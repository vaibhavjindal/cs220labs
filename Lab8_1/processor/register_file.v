==> flow/design.v <==
`timescale 1ns / 1ps
module register_file(change,ra1,ra2,wa,wd,bits,rd1,rd2);
	input change;
	input [4:0]ra1;
	input [4:0]ra2;
	input [4:0]wa;
	input [15:0] wd;
	input [2:0] bits;
	output [15:0]rd1;
	output [15:0]rd2;
	reg [15:0] rf[0:31];
	initial begin
		rf[0]=0;
		rf[1]=0;
		rf[2]=0;
		rf[3]=0;
		rf[4]=0;
		rf[5]=0;
		rf[6]=0;
		rf[7]=0;
		rf[8]=0;
		rf[9]=0;
		rf[10]=0;
		rf[11]=0;
		rf[12]=0;
		rf[13]=0;
		rf[14]=0;
		rf[15]=0;
		rf[16]=0;
		rf[17]=0;
		rf[18]=0;
		rf[19]=0;
		rf[20]=0;
		rf[21]=0;
		rf[22]=0;
		rf[23]=0;
		rf[24]=0;
		rf[25]=0;
		rf[26]=0;
		rf[27]=0;
		rf[28]=0;
		rf[29]=0;
		rf[30]=0;
		rf[31]=0;
	end
	always @(posedge change) begin
		if(bits==0) begin
			rf[wa]<=wd;
		end
		else if(bits==1) begin
			rd1<=rf[ra1];
		end
		else if(bits==2) begin
			rd1<=rf[ra1];
			rd2<=rf[ra2];
		end
		else if(bits==3) begin
			rd1<=rf[ra1];
			rf[wa]<=wd;
		end
		else if(bits==4) begin
			rd1<=rf[ra1];
			rd2<=rf[ra2];
			rf[wa]<=wd;
		end
		else if(bits==5) begin
			rd1<=rf[ra1];
			rd2<=rf[ra2];
			rf[wa]<=rf[ra1]+rf[ra2];
		end
		else if(bits==6) begin
			rd1<=rf[ra1];
			rd2<=rf[ra2];
			rf[wa]<=rf[ra1]-rf[ra2];
		end
		else if(bits==7) begin
			rd1<=rf[ra1];
			rf[wa]<=rf[ra1]<<wd;
		end
	end
endmodule
### Reports on register_file

What the tools print for register_file, step after step.
Lines are those of the file above, counted from 1.
Not given: n/a

| set-up | value |
|---|---|
| top module | register_file |
| clock input | change |
| library | sky130hd |
| corner | tt_025C_1v80 |

### After elaboration

Source: Yosys, flattened and elaborated, memories not mapped. Widths are those after wreduce. Registers that Yosys merges into a memory's read port (data or address) are not register bits. Print and check cells do not count. Equal cells are merged and count once.
Memory sizes are those after Yosys's memory passes, which may raise the word count (mostly to a power of two), join words into wider ones and drop unused or constant bits.

| storage and ports | value |
|---|---|
| register bits | 32 |
| memory bits (writable) | 512 |
| memories | 1 |
| bits of input ports | 35 |
| word-level cells | 105 |

| cells by class | value |
|---|---|
| $add $sub $neg | 2 |
| equality and inequality tests | 8 |
| shift-type cells | 1 |
| mux-type cells | 79 |
| bitwise logic cells | 7 |
| reduce/logical cells | 5 |

Memory list:

| memory | words | bits a word | rd ports | wr ports | RTL line | RTL |
|---|---|---|---|---|---|---|
| rf | 32 | 16 | 2 | 1 | 11 | `reg [15:0] rf[0:31];` |

Operator list:

| operator | number |
|---|---|
| 16-bit two-way mux | 48 |
| 1-bit two-way mux | 31 |
| 16-bit adder | 1 |
| 16-bit subtractor | 1 |
| 16-bit by 16-bit << shifter with 16-bit output | 1 |
| 3-bit == test (second input constant) | 4 |
| 7-bit nonzero test | 1 |
| 3-bit by 2-bit == test with 1-bit output (second input constant) | 2 |
| 1-bit OR | 5 |
| 4-bit AND reduction | 1 |
| 4-bit nonzero test | 1 |
| 3-bit by 1-bit == test with 1-bit output (second input constant) | 1 |
| 3-bit logical NOT | 1 |
| 1-bit inverter | 2 |
| 2-bit inequality test (second input constant) | 1 |
| 2-bit AND reduction | 1 |

### Longest topological paths

Yosys ltp: most cells in a row. Word level: on the elaborated netlist, between registers, memories and ports. Mapped: between sequential cells and ports; inverters and the memories' decode and read muxes count.

| depth | value |
|---|---|
| depth after elaboration | 10 |
| ABC_AREA | 0 |
| depth in mapped cells | 21 |
| gate-level depth less buffers | 17 |

### After synthesis

Yosys stat after the flow's synthesis: flattened, memories mapped to cells. It holds for the ABC_AREA given above (unset counts as 0); a run with the other value may have another netlist.

Cells by type:

| cell type | number | total area (um^2) |
|---|---|---|
| sky130_fd_sc_hd__edfxtp_1 | 544 | 1.63E+04 |
| sky130_fd_sc_hd__mux4_2 | 235 | 5.29E+03 |
| sky130_fd_sc_hd__mux2i_1 | 102 | 1.02E+03 |
| sky130_fd_sc_hd__a22oi_1 | 60 | 450.432 |
| sky130_fd_sc_hd__mux4_1 | 15 | 394.128 |
| sky130_fd_sc_hd__ha_1 | 30 | 375.36 |
| sky130_fd_sc_hd__nor2_1 | 79 | 296.534 |
| sky130_fd_sc_hd__clkbuf_1 | 47 | 176.419 |
| sky130_fd_sc_hd__nand2_1 | 46 | 172.666 |
| sky130_fd_sc_hd__nand3_1 | 31 | 155.149 |
| sky130_fd_sc_hd__a21oi_1 | 30 | 150.144 |
| sky130_fd_sc_hd__a22o_1 | 17 | 148.893 |
| sky130_fd_sc_hd__inv_1 | 38 | 142.637 |
| sky130_fd_sc_hd__clkbuf_8 | 8 | 110.106 |
| sky130_fd_sc_hd__buf_1 | 25 | 93.84 |
| sky130_fd_sc_hd__o21ai_0 | 18 | 90.086 |
| sky130_fd_sc_hd__o221ai_1 | 10 | 87.584 |
| sky130_fd_sc_hd__buf_2 | 16 | 80.077 |

Not listed: further types 66, cells in them 220.

| synthesis totals | value |
|---|---|
| cells in the netlist | 1,571 |
| cell area after synthesis | 0.02737 mm^2 |
| sequential area | 0.0163357 mm^2 |
| mapped flip-flops | 544 |

### Path before layout

Source: OpenSTA report_checks on the synthesized netlist (no wires, ideal clock, input and output delay 20% of the period each), path of least setup slack; recovery checks are left aside. Register names are those of the netlist, which keeps one name where synthesis merged equal registers.

| timing path post-synthesis | value |
|---|---|
| path type | input-to-reg |
| start | input ra2[0] |
| end | memory rf[0][14] |
| period | 10.1 ns |
| external input delay | 2.020 ns |
| setup time | 0.454 ns |
| data arrival time | 7.499 ns |
| slack | 2.147 ns |
| delay of the path | 5.933 ns |
| stages on the path | 17 |
| path buffers | 4 |
| period reached after synthesis | 7.953 ns |

"delay of the path" = arrival - input delay + setup time.
"stages on the path": output pins that drive a net of the path, with the launching flip-flop's if there is one; two outputs of one cell count as two.
"period reached after synthesis" = period - worst setup slack (recovery checks aside). The figure is calculated, with input and output delays left at 20% of the set period.
The rows between start and end are the longest chain of elaborated cells between them; the timing report does not say that the signal goes this way. Where chains are equally long, one stands for them.
A line is the first line of the expression or statement that the cell stems from. Yosys adds cells for indexed reads and writes and turns some case tables into memories.
A memory read counts as a cell of the chain, while the word-level depth stops at memories.

| between the ends, post-synthesis | value |
|---|---|
| cell sequence | sky130_fd_sc_hd__clkbuf_1 -> sky130_fd_sc_hd__clkbuf_1 -> sky130_fd_sc_hd__buf_1 -> sky130_fd_sc_hd__mux4_2 -> sky130_fd_sc_hd__mux4_2 -> sky130_fd_sc_hd__mux2i_1 -> sky130_fd_sc_hd__ha_1 -> sky130_fd_sc_hd__clkbuf_1 -> sky130_fd_sc_hd__nor2_1 -> sky130_fd_sc_hd__a2111oi_0 -> sky130_fd_sc_hd__a211oi_1 -> sky130_fd_sc_hd__o21ai_0 -> sky130_fd_sc_hd__a21oi_1 -> sky130_fd_sc_hd__o21ai_0 -> sky130_fd_sc_hd__a21o_1 -> sky130_fd_sc_hd__a22oi_1 -> sky130_fd_sc_hd__o21ai_0 |
| cells in the longest elaborated chain | 11 |
| elaborated cells between the ends (all ways) | 19 |

RTL lines, path post-synthesis:

| what | RTL line | RTL |
|---|---|---|
| start, declared | 5 | `input [4:0]ra2;` |
| memory 32 x 16 bit | 11 | `reg [15:0] rf[0:31];` |
| 16-bit adder | 69 | `rf[wa]<=rf[ra1]+rf[ra2];` |
| 16-bit two-way mux | 66 | `else if(bits==5) begin` |
| 16-bit two-way mux | 61 | `else if(bits==4) begin` |
| 16-bit two-way mux | 57 | `else if(bits==3) begin` |
| 16-bit two-way mux | 53 | `else if(bits==2) begin` |
| 16-bit two-way mux | 50 | `else if(bits==1) begin` |
| 16-bit two-way mux | 47 | `if(bits==0) begin` |
| 16-bit two-way mux x3 | n/a |  |
| end, declared | 11 |  |

### Timing after layout

Path of least setup slack in the final report of run A (OpenROAD, finished layout, wires in). Where an end is a register, its clock arrival counts in the times.

| timing path after layout | value |
|---|---|
| path type | input-to-reg |
| start | input ra2[0] |
| end | memory rf[17][10] |
| period | 11.0 ns |
| external input delay | 2.20 ns |
| setup time | 0.26 ns |
| data arrival time | 9.14 ns |
| slack | 2.23 ns |
| stages on the path | 21 |
| path buffers | 8 |

The rows between start and end are the longest chain of elaborated cells between them; the timing report does not say that the signal goes this way. Where chains are equally long, one stands for them.
A memory read counts as a cell of the chain, while the word-level depth stops at memories.

| between the ends, after layout | value |
|---|---|
| cell sequence | sky130_fd_sc_hd__clkbuf_1 -> sky130_fd_sc_hd__clkbuf_1 -> sky130_fd_sc_hd__buf_2 -> sky130_fd_sc_hd__buf_16 -> sky130_fd_sc_hd__mux4_2 -> sky130_fd_sc_hd__mux4_2 -> sky130_fd_sc_hd__mux2i_1 -> sky130_fd_sc_hd__ha_1 -> sky130_fd_sc_hd__a21oi_1 -> sky130_fd_sc_hd__o311ai_0 -> sky130_fd_sc_hd__a31oi_1 -> sky130_fd_sc_hd__o21bai_1 -> sky130_fd_sc_hd__a21o_1 -> sky130_fd_sc_hd__a22oi_1 -> sky130_fd_sc_hd__nor2_1 -> sky130_fd_sc_hd__o21ai_0 -> sky130_fd_sc_hd__o311ai_2 -> sky130_fd_sc_hd__buf_4 -> sky130_fd_sc_hd__buf_2 -> sky130_fd_sc_hd__buf_2 -> sky130_fd_sc_hd__buf_2 |
| cells in the longest elaborated chain | 11 |
| elaborated cells between the ends (all ways) | 19 |

RTL lines, path after layout:

| what | RTL line | RTL |
|---|---|---|
| start, declared | 5 | `input [4:0]ra2;` |
| memory 32 x 16 bit | 11 | `reg [15:0] rf[0:31];` |
| 16-bit adder | 69 | `rf[wa]<=rf[ra1]+rf[ra2];` |
| 16-bit two-way mux | 66 | `else if(bits==5) begin` |
| 16-bit two-way mux | 61 | `else if(bits==4) begin` |
| 16-bit two-way mux | 57 | `else if(bits==3) begin` |
| 16-bit two-way mux | 53 | `else if(bits==2) begin` |
| 16-bit two-way mux | 50 | `else if(bits==1) begin` |
| 16-bit two-way mux | 47 | `if(bits==0) begin` |
| 16-bit two-way mux x3 | n/a |  |
| end, declared | 11 |  |

Ticket comment

2 stored runs of register_file in the flow (synthesis by Yosys, layout by OpenROAD, sky130hd cells), in arbitrary order. Constraints: input delay and output delay 20% of the set period each, output load 0.01 pF.
"period reached": clock period set for the run, less the worst setup slack. It is reckoned from that one timing run; input and output delays stay at 20% of the period that was set.
"critical setup path time" means the part of the period allowed to the worst setup path (the constraints hold back 20% at inputs and 20% at outputs) less its slack; where the path has registers, the arrival times of their clocks count too.
By "power consumption" is meant OpenSTA's value without simulated activity: inputs other than the clock are taken to toggle once in ten clock periods, and the tool carries that through the logic.

#### Run A

| setting | value |
|---|---|
| period_ns | `11.0` |
| CORE_UTILIZATION | `45` |
| PLACE_DENSITY_LB_ADDON | `0.05` |
| CELL_PAD_IN_SITES_GLOBAL_PLACEMENT | `1` |
| ABC_AREA | `0` |
| GPL_TIMING_DRIVEN | `0` |
| CTS_CLUSTER_DIAMETER | `46` |
| CAP_MARGIN | `20` |
| SLEW_MARGIN | `40` |
| MAX_ROUTING_LAYER | `met4` |
| CORE_MARGIN | `2` |

| result | value |
|---|---|
| netlist area reported by Yosys | 0.02737 mm^2 |
| power consumption | 5,980 µW |
| standard-cell area after layout | 0.0334521 mm^2 |
| smallest hold slack | 0.970 ns |
| critical setup path time | 6.57 ns |
| worst setup path type | input-to-reg |
| setup TNS | 0.000 ns |
| total die area | 0.0628104 mm^2 |
| worst setup slack after layout | 2.234 ns |
| period reached | 8.766 ns |
| post-route utilization | 55.5% |

#### Run B

| setting | value |
|---|---|
| period_ns | `7.73` |
| CORE_UTILIZATION | `41` |
| PLACE_DENSITY_LB_ADDON | `0.08` |
| GPL_TIMING_DRIVEN | `1` |
| GPL_ROUTABILITY_DRIVEN | `0` |
| CAP_MARGIN | `40` |
| MIN_ROUTING_LAYER | `met2` |
| CORE_MARGIN | `2` |
| SLEW_MARGIN | `20` |

| result | value |
|---|---|
| netlist area reported by Yosys | 0.02737 mm^2 |
| power consumption | 7,607 µW |
| standard-cell area after layout | 0.0316053 mm^2 |
| smallest hold slack | 1.012 ns |
| critical setup path time | 5.27 ns |
| worst setup path type | input-to-reg |
| setup TNS | 0.000 ns |
| total die area | 0.068838 mm^2 |
| worst setup slack after layout | 0.918 ns |
| period reached | 6.812 ns |
| post-route utilization | 47.9% |
