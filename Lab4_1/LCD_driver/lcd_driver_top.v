==> flow/design.v <==
`timescale 1ns / 1ps
module lcd_driver(clk,lcd_e,lcd_rs,lcd_w,db,inp1,inp2);
input clk;
input [127:0] inp1;
input [127:0] inp2;
output lcd_e,lcd_rs,lcd_w;
output [3:0]db;
reg [3:0]db;
reg lcd_rs;
reg lcd_w;
reg [19:0]counter=0;
reg [10:0] state=0;
reg lcd_e;
reg [6:0]inp1_state=127;
reg [6:0]inp2_state=127;
reg [1:0]temp=0;
always @(posedge clk) begin
	counter<=counter+1;
	if(counter==1000000) begin
		counter<=0;
	if (state == 0) begin
		lcd_e<=0;
		state<=state+1;
	end
	if (state == 1) begin
		lcd_rs<=0;
		lcd_w<=0;
		db<=4'h3;
		state<=state+1;
	end
	if(state==2) begin
		lcd_e<=1;
		state<=state+1;
	end
	if(state==3) begin
		lcd_e<=0;
		state<=state+1;
	end
	if (state == 4) begin
		lcd_rs<=0;
		lcd_w<=0;
		db<=4'h3;
		state<=state+1;
	end
	if(state==5) begin
		lcd_e<=1;
		state<=state+1;
	end
	if(state==6) begin
		lcd_e<=0;
		state<=state+1;
	end
	if (state == 7) begin
		lcd_rs<=0;
		lcd_w<=0;
		db<=4'h3;
		state<=state+1;
	end
	if(state==8) begin
		lcd_e<=1;
		state<=state+1;
	end
	if(state==9) begin
		lcd_e<=0;
		state<=state+1;
	end
	if(state==10) begin
		lcd_rs<=0;
		lcd_w<=0;
		db<=4'h2;
		state<=state+1;
	end
	if(state==11) begin
		lcd_e<=1;
		state<=state+1;
	end
	if(state==12) begin
		lcd_e<=0;
		state<=state+1;
	end
	if(state==13) begin
		lcd_rs<=0;
		lcd_w<=0;
		db<=4'h2;
		state<=state+1;
	end
	if(state==14) begin
		lcd_e<=1;
		state<=state+1;
	end
	if(state==15) begin
		lcd_e<=0;
		state<=state+1;
	end	
	if(state==16) begin
		lcd_rs<=0;
		state<=state+1;
		lcd_w<=0;
		db<=4'h8;
	end
	if(state==17) begin
		lcd_e<=1;
		state<=state+1;
	end
	if(state==18) begin
		lcd_e<=0;
		state<=state+1;
	end
	if(state==19) begin
		lcd_rs<=0;
		lcd_w<=0;
		db<=4'h0;
		state<=state+1;
	end
	if(state==20) begin
		lcd_e<=1;
		state<=state+1;
	end
	if(state==21) begin
		lcd_e<=0;
		state<=state+1;
	end	
	if(state==22) begin
		lcd_rs<=0;
		lcd_w<=0;
		db<=4'h6;
		state<=state+1;
	end
	if(state==23) begin
		lcd_e<=1;
		state<=state+1;
	end
	if(state==24) begin
		lcd_e<=0;
		state<=state+1;
	end
	if(state==25) begin
		lcd_rs<=0;
		lcd_w<=0;
		db<=4'h0;
		state<=state+1;
	end
	if(state==26) begin
		lcd_e<=1;
		state<=state+1;
	end
	if(state==27) begin
		lcd_e<=0;
		state<=state+1;
	end	
	if(state==28) begin
		lcd_rs<=0;
		lcd_w<=0;
		db<=4'hC;
		state<=state+1;
	end
	if(state==29) begin
		lcd_e<=1;
		state<=state+1;
	end
	if(state==30) begin
		lcd_e<=0;
		state<=state+1;
	end
	if(state==31) begin
		lcd_rs<=0;
		lcd_w<=0;
		db<=4'h0;
		state<=state+1;
	end
	if(state==32) begin
		lcd_e<=1;
		state<=state+1;
	end
	if(state==33) begin
		lcd_e<=0;
		state<=state+1;
	end	
	if(state==34) begin
		lcd_rs<=0;
		lcd_w<=0;
		db<=4'h1;
		state<=state+1;
	end
	if(state==35) begin
		lcd_e<=1;
		state<=state+1;
	end
	if(state==36) begin
		lcd_e<=0;
		state<=state+1;
	end
	if(state==37) begin
		lcd_rs<=0;
		lcd_w<=0;
		state<=state+1;
		db<=4'h8;
	end
	if(state==38) begin
		lcd_e<=1;
		state<=state+1;
	end
	if(state==39) begin
		lcd_e<=0;
		state<=state+1;
	end	
	if(state==40) begin
		lcd_rs<=0;
		lcd_w<=0;
		db<=4'h0;
		state<=state+1;
	end
	if(state==41) begin
		lcd_e<=1;
		state<=state+1;
	end
	if((state<138)&&(state>41)) begin
		if(temp==0) begin 
			lcd_e<=0;
			temp<=1;
			state<=state+1;
		end
		else if(temp==2) begin
			lcd_e<=1;
			temp<=0;
			state<=state+1;
		end
		else begin
			lcd_rs<=1;
			state<=state+1;
			lcd_w<=0;
			temp<=2;
			db<=inp1[inp1_state-:4];
			inp1_state<=inp1_state-4;
		end
	end
	if(state==138) begin
		lcd_e<=0;
		state<=state+1;
	end
	if(state==139) begin
		lcd_rs<=0;
		lcd_w<=0;
		db<=4'hC;
		state<=state+1;
	end
	if(state==140) begin
		lcd_e<=1;
		state<=state+1;
	end
	if(state==141) begin
		lcd_e<=0;
		state<=state+1;
	end	
	if(state==142) begin
		lcd_rs<=0;
		state<=state+1;
		lcd_w<=0;
		db<=4'h0;
	end
	if(state==143) begin
		lcd_e<=1;
		state<=state+1;
	end
	if((state<240)&&(state>143)) begin
		if(temp==0) begin 
			lcd_e<=0;
			temp<=1;
			state<=state+1;
		end
		else if(temp==2) begin 
			lcd_e<=1;
			temp<=0;
			state<=state+1;
		end
		else begin 
			lcd_rs<=1;
			lcd_w<=0;
			db<=inp2[inp2_state-:4];
			inp2_state<=inp2_state-4;
			temp<=2;
			state<=state+1;
		end
	end
	if(state==240) begin
		lcd_e<=0;
		state<=state+1;
	end
	end
end		
endmodule
`timescale 1ns / 1ps
module lcd_driver_top(clk,lcd_e,lcd_rs,lcd_w,db);
input clk;
output lcd_e,lcd_rs,lcd_w;
output [3:0]db;
wire lcd_e,lcd_rs,lcd_w;
wire [3:0] db;
reg [127:0]inp1="WELCOME TO CSE, ";
reg [127:0]inp2="IIT KANPUR      ";
lcd_driver d1(clk,lcd_e,lcd_rs,lcd_w,db,inp1,inp2);
endmodule
---- Reports on lcd_driver_top ----
Tool output for the design above, in the order of the flow.
Lines are those of the file above, counted from 1.
Operators: Yosys type, input widths -> output width; for muxes data width and select width s.
Cell names lack the library's common part.
Not given: n/a
inputs
  design top .............................. lcd_driver_top
  clock input ............................. clk
  library ................................. sky130hd
  library corner .......................... tt_025C_1v80

---- Word-level counts ----
Source: Yosys, flattened and elaborated, memories not mapped. Widths are those after wreduce. Registers that Yosys merges into a memory's read port (data or address) are not register bits. Print and check cells do not count. Equal cells are merged and count once.
cells by class
  $add $sub $neg .......................... 8
  magnitude comparators ................... 4
  eq/ne operators ......................... 50
  shift operators ......................... 2
  muxes and demuxes ....................... 159
  bitwise gates (word level) .............. 2
  reductions and logical operators ........ 10
operators by type and width
  operator                   number
  $mux 11                    51
  $shiftx 128x32->4 const A  2
  $eq 11x5->1 const B        16
  $eq 11x6->1 const B        10
  $eq 11x4->1 const B        8
  $mux 4                     22
  $mux 1                     82
  $eq 11x8->1 const B        7
  $sub 32x3->32 const B      2
  $reduce_bool 51->1         1
  $eq 11x3->1 const B        4
  $eq 11x2->1 const B        2
  $lt 11x8->1 const B        2
  $add 20x1->20 const B      1
  $eq 20x20->1 const B       1
  $add 7x1->8 const B        2
  $sub 7x3->7 const B        2
  $add 11x1->11 const B      1
  $eq 11x1->1 const B        1
  $gt 11x6->1 const B        1
  $gt 11x8->1 const B        1
  $logic_not 11->1           1
  $reduce_and 4->1           2
  $mux 2                     4
  $reduce_and 2->1           2
  $logic_and 1x1->1          2
  $not 1->1                  2
  $eq 2x2->1 const B         1
Not listed: further kinds 2, cells in them 2.
bit counts
  register bits ........................... 54
  input port bits ......................... 1

---- Logic depth ----
Yosys ltp: most cells in a row. Word level: on the elaborated netlist, between registers, memories and ports. Mapped: between sequential cells and ports; inverters and the memories' decode and read muxes count.
depth
  word-level depth ........................ 52
  ABC_AREA ................................ 0
  depth in mapped cells ................... 11
  mapped depth without buffers ............ 9

---- Mapped cells and area ----
Source: synth_stat.txt of the flow (Yosys; design flattened, memories mapped). It holds for the ABC_AREA given above (unset counts as 0); a run with the other value may have another netlist.
The area totals of this step are shown rounded.
cell types
  cell      number
  edfxtp_1  30
  dfxtp_1   20
  nor2_1    53
  xnor2_1   22
  ha_1      14
  xor2_1    15
  nand3_1   25
  nand2_1   32
  nor3_1    18
  a21oi_1   16
  inv_1     20
  nand4_1   12
  clkbuf_1  18
  o211ai_1  9
  o21ai_0   13
  and3_1    9
  nand2b_1  9
  buf_2     10
Not listed: further types 59, cells in them 131.
mapped netlist
  cells in the netlist .................... 476
  cell area after synthesis ............... 4000 um2
  sequential area ......................... 1300 um2
  flip-flop cells ......................... 50
  buffers ................................. 31
The figures by module come from a second, unflattened synthesis with its own total; it is not the netlist above.
second synthesis, totals
  cells (unflattened synthesis) ........... 537
  area (unflattened synthesis) ............ 5500 um2
Rows give one instance, submodules left out.
modules
  module          instances  cells  area (um2)  sequential area (um2)
  lcd_driver      1          535    5500        1300
  lcd_driver_top  1          2      7.5         0.0

---- Worst setup path after synthesis ----
Path of least setup slack by OpenSTA after synthesis, without wires, with an ideal clock, recovery checks aside; 20% of the period is set as input and as output delay. Where synthesis merged equal registers, the netlist keeps one of their names.
timing after synthesis
  path type ............................... register to register
  from .................................... reg d1.inp1_state[2]
  to ...................................... reg d1.db[3]
  clock period ............................ 6.07 ns
  library setup time ...................... 0.271 ns
  time at the first pin ................... 0.000 ns
  arrival time ............................ 2.700 ns
  data required time ...................... 5.799 ns
  setup slack ............................. 3.099 ns
  path delay .............................. 2.971 ns
  stages .................................. 12
  synthesis period reached ................ 2.971 ns
"path delay" = arrival - input delay + setup time.
"stages" counts driving pins, that of a launching flip-flop among them; a cell with two outputs on the path counts twice.
"synthesis period reached" = period - worst setup slack (recovery checks aside). The figure is calculated, with input and output delays left at 20% of the set period.
Between the ends stands the longest chain of elaborated cells between them, by number of cells; it is not shown to be the way that was timed. Of several equally long chains one is given.
Each line given opens the expression or statement behind the cell; cells for indexed reads and writes are added by Yosys, which also makes memories of some case tables.
A register here has more assigning lines than the two given.
on the way, after synthesis
  cell sequence ........................... edfxtp_1 buf_1 inv_1 ha_1 buf_2 o21bai_1 o2111ai_4 xor2_4 xnor2_1 and3_1 o311ai_1 o211ai_1
  length of the longest elaborated chain .. 11
  elaborated cells between the ends (all ways) .. 11
  classes of those cells .................. add/sub (2); shift (1); mux (8)
ends and longest elaborated chain, after synthesis
  what               line  text
  from (decl)        14    reg [6:0]inp1_state=127;
  from (assign)      234   inp1_state<=inp1_state-4;
  $add 7x1->8        233   db<=inp1[inp1_state-:4];
  $sub 32x3->32      233
  $shiftx 128x32->4  233
  $mux 4             223   else if(temp==2) begin
  $mux 4             218   if(temp==0) begin
  $mux 4             217   if((state<138)&&(state>41)) begin
  $mux 4             241   if(state==139) begin
  $mux 4             255   if(state==142) begin
  $mux 4             271   else if(temp==2) begin
  $mux 4             266   if(temp==0) begin
  $mux 4             265   if((state<240)&&(state>143)) begin
  to (assign)        233
  to (assign)        279   db<=inp2[inp2_state-:4];
  to (decl)          7     output [3:0]db;

---- Path in the finished layout ----
Path of least setup slack in the final report of entry A (OpenROAD, finished layout, wires in). Where an end is a register, its clock arrival counts in the times.
timing post-layout
  path type ............................... register to register
  from .................................... reg d1.inp1_state[2]
  to ...................................... reg d1.db[3]
  clock period ............................ 5.72 ns
  library setup time ...................... 0.26 ns
  time at the first pin ................... 0.31 ns
  arrival time ............................ 3.56 ns
  data required time ...................... 5.78 ns
  setup slack ............................. 2.23 ns
  stages .................................. 12
Between the ends stands the longest chain of elaborated cells between them, by number of cells; it is not shown to be the way that was timed. Of several equally long chains one is given.
A register here has more assigning lines than the two given.
on the way, post-layout
  cell sequence ........................... edfxtp_1 buf_1 inv_1 ha_1 buf_2 o21bai_1 o2111ai_4 xor2_4 xnor2_1 and3_1 o311ai_1 o211ai_1
  length of the longest elaborated chain .. 11
  elaborated cells between the ends (all ways) .. 11
  classes of those cells .................. add/sub (2); shift (1); mux (8)
ends and longest elaborated chain, post-layout
  what               line  text
  from (decl)        14    reg [6:0]inp1_state=127;
  from (assign)      234   inp1_state<=inp1_state-4;
  $add 7x1->8        233   db<=inp1[inp1_state-:4];
  $sub 32x3->32      233
  $shiftx 128x32->4  233
  $mux 4             223   else if(temp==2) begin
  $mux 4             218   if(temp==0) begin
  $mux 4             217   if((state<138)&&(state>41)) begin
  $mux 4             241   if(state==139) begin
  $mux 4             255   if(state==142) begin
  $mux 4             271   else if(temp==2) begin
  $mux 4             266   if(temp==0) begin
  $mux 4             265   if((state<240)&&(state>143)) begin
  to (assign)        233
  to (assign)        279   db<=inp2[inp2_state-:4];
  to (decl)          7     output [3:0]db;

## Implementation results

Stored flow runs of lcd_driver_top (2 of them; Yosys, OpenROAD, sky130hd). They differ in their settings and are not a sequence. Constraints: input delay and output delay 20% of the set period each, output load 0.01 pF.
"period reached" = clock period - worst setup slack. The figure is calculated, with input and output delays left at 20% of the set period.
"time on the worst setup path" is the time allowed to the run's worst setup path (the clock period less input and output delay, where it has them) less its slack. Clock arrival times count: a late capture clock shortens it, a late launch clock lengthens it.
"overall power" is the tool's figure for a default switching activity; nothing was simulated.
The results are shown rounded.

---- entry A ----
settings
  period_ns = 5.72
  CORE_UTILIZATION = 71
  SETUP_SLACK_MARGIN = 1.38
  PLACE_DENSITY_LB_ADDON = 0.21
  CORE_ASPECT_RATIO = 0.87
  CORE_MARGIN = 7
  GPL_TIMING_DRIVEN = 0
  CAP_MARGIN = 20
  SLEW_MARGIN = 20
results
  overall power ........................... 0.61 mW
  area of the standard cells in the finished layout .. 4300 um2
  period reached .......................... 3.492 ns
  time on the worst setup path ............ 3.49 ns
  class of the worst setup path ........... register to register
  post-layout utilization ................. 78 %
  total negative slack .................... 0.000 ns
  worst hold slack in the final report .... 0.52 ns
  die size ................................ 8000 um2
  setup slack of the worst path ........... 2.2 ns
  chip area after synthesis (Yosys) ....... 4000 um2

---- entry B ----
settings
  period_ns = 4.21
  CORE_UTILIZATION = 57
  SETUP_SLACK_MARGIN = 0.85
  PLACE_DENSITY = 0.68
  CORE_ASPECT_RATIO = 1.14
  CORE_MARGIN = 6
  TNS_END_PERCENT = 25
  CTS_CLUSTER_SIZE = 74
  SLEW_MARGIN = 25
  MIN_ROUTING_LAYER = met2
  CAP_MARGIN = 20
results
  overall power ........................... 0.86 mW
  area of the standard cells in the finished layout .. 4300 um2
  period reached .......................... 3.136 ns
  time on the worst setup path ............ 3.14 ns
  class of the worst setup path ........... register to register
  post-layout utilization ................. 63 %
  total negative slack .................... 0.000 ns
  worst hold slack in the final report .... 0.51 ns
  die size ................................ 9300 um2
  setup slack of the worst path ........... 1.1 ns
  chip area after synthesis (Yosys) ....... 4000 um2
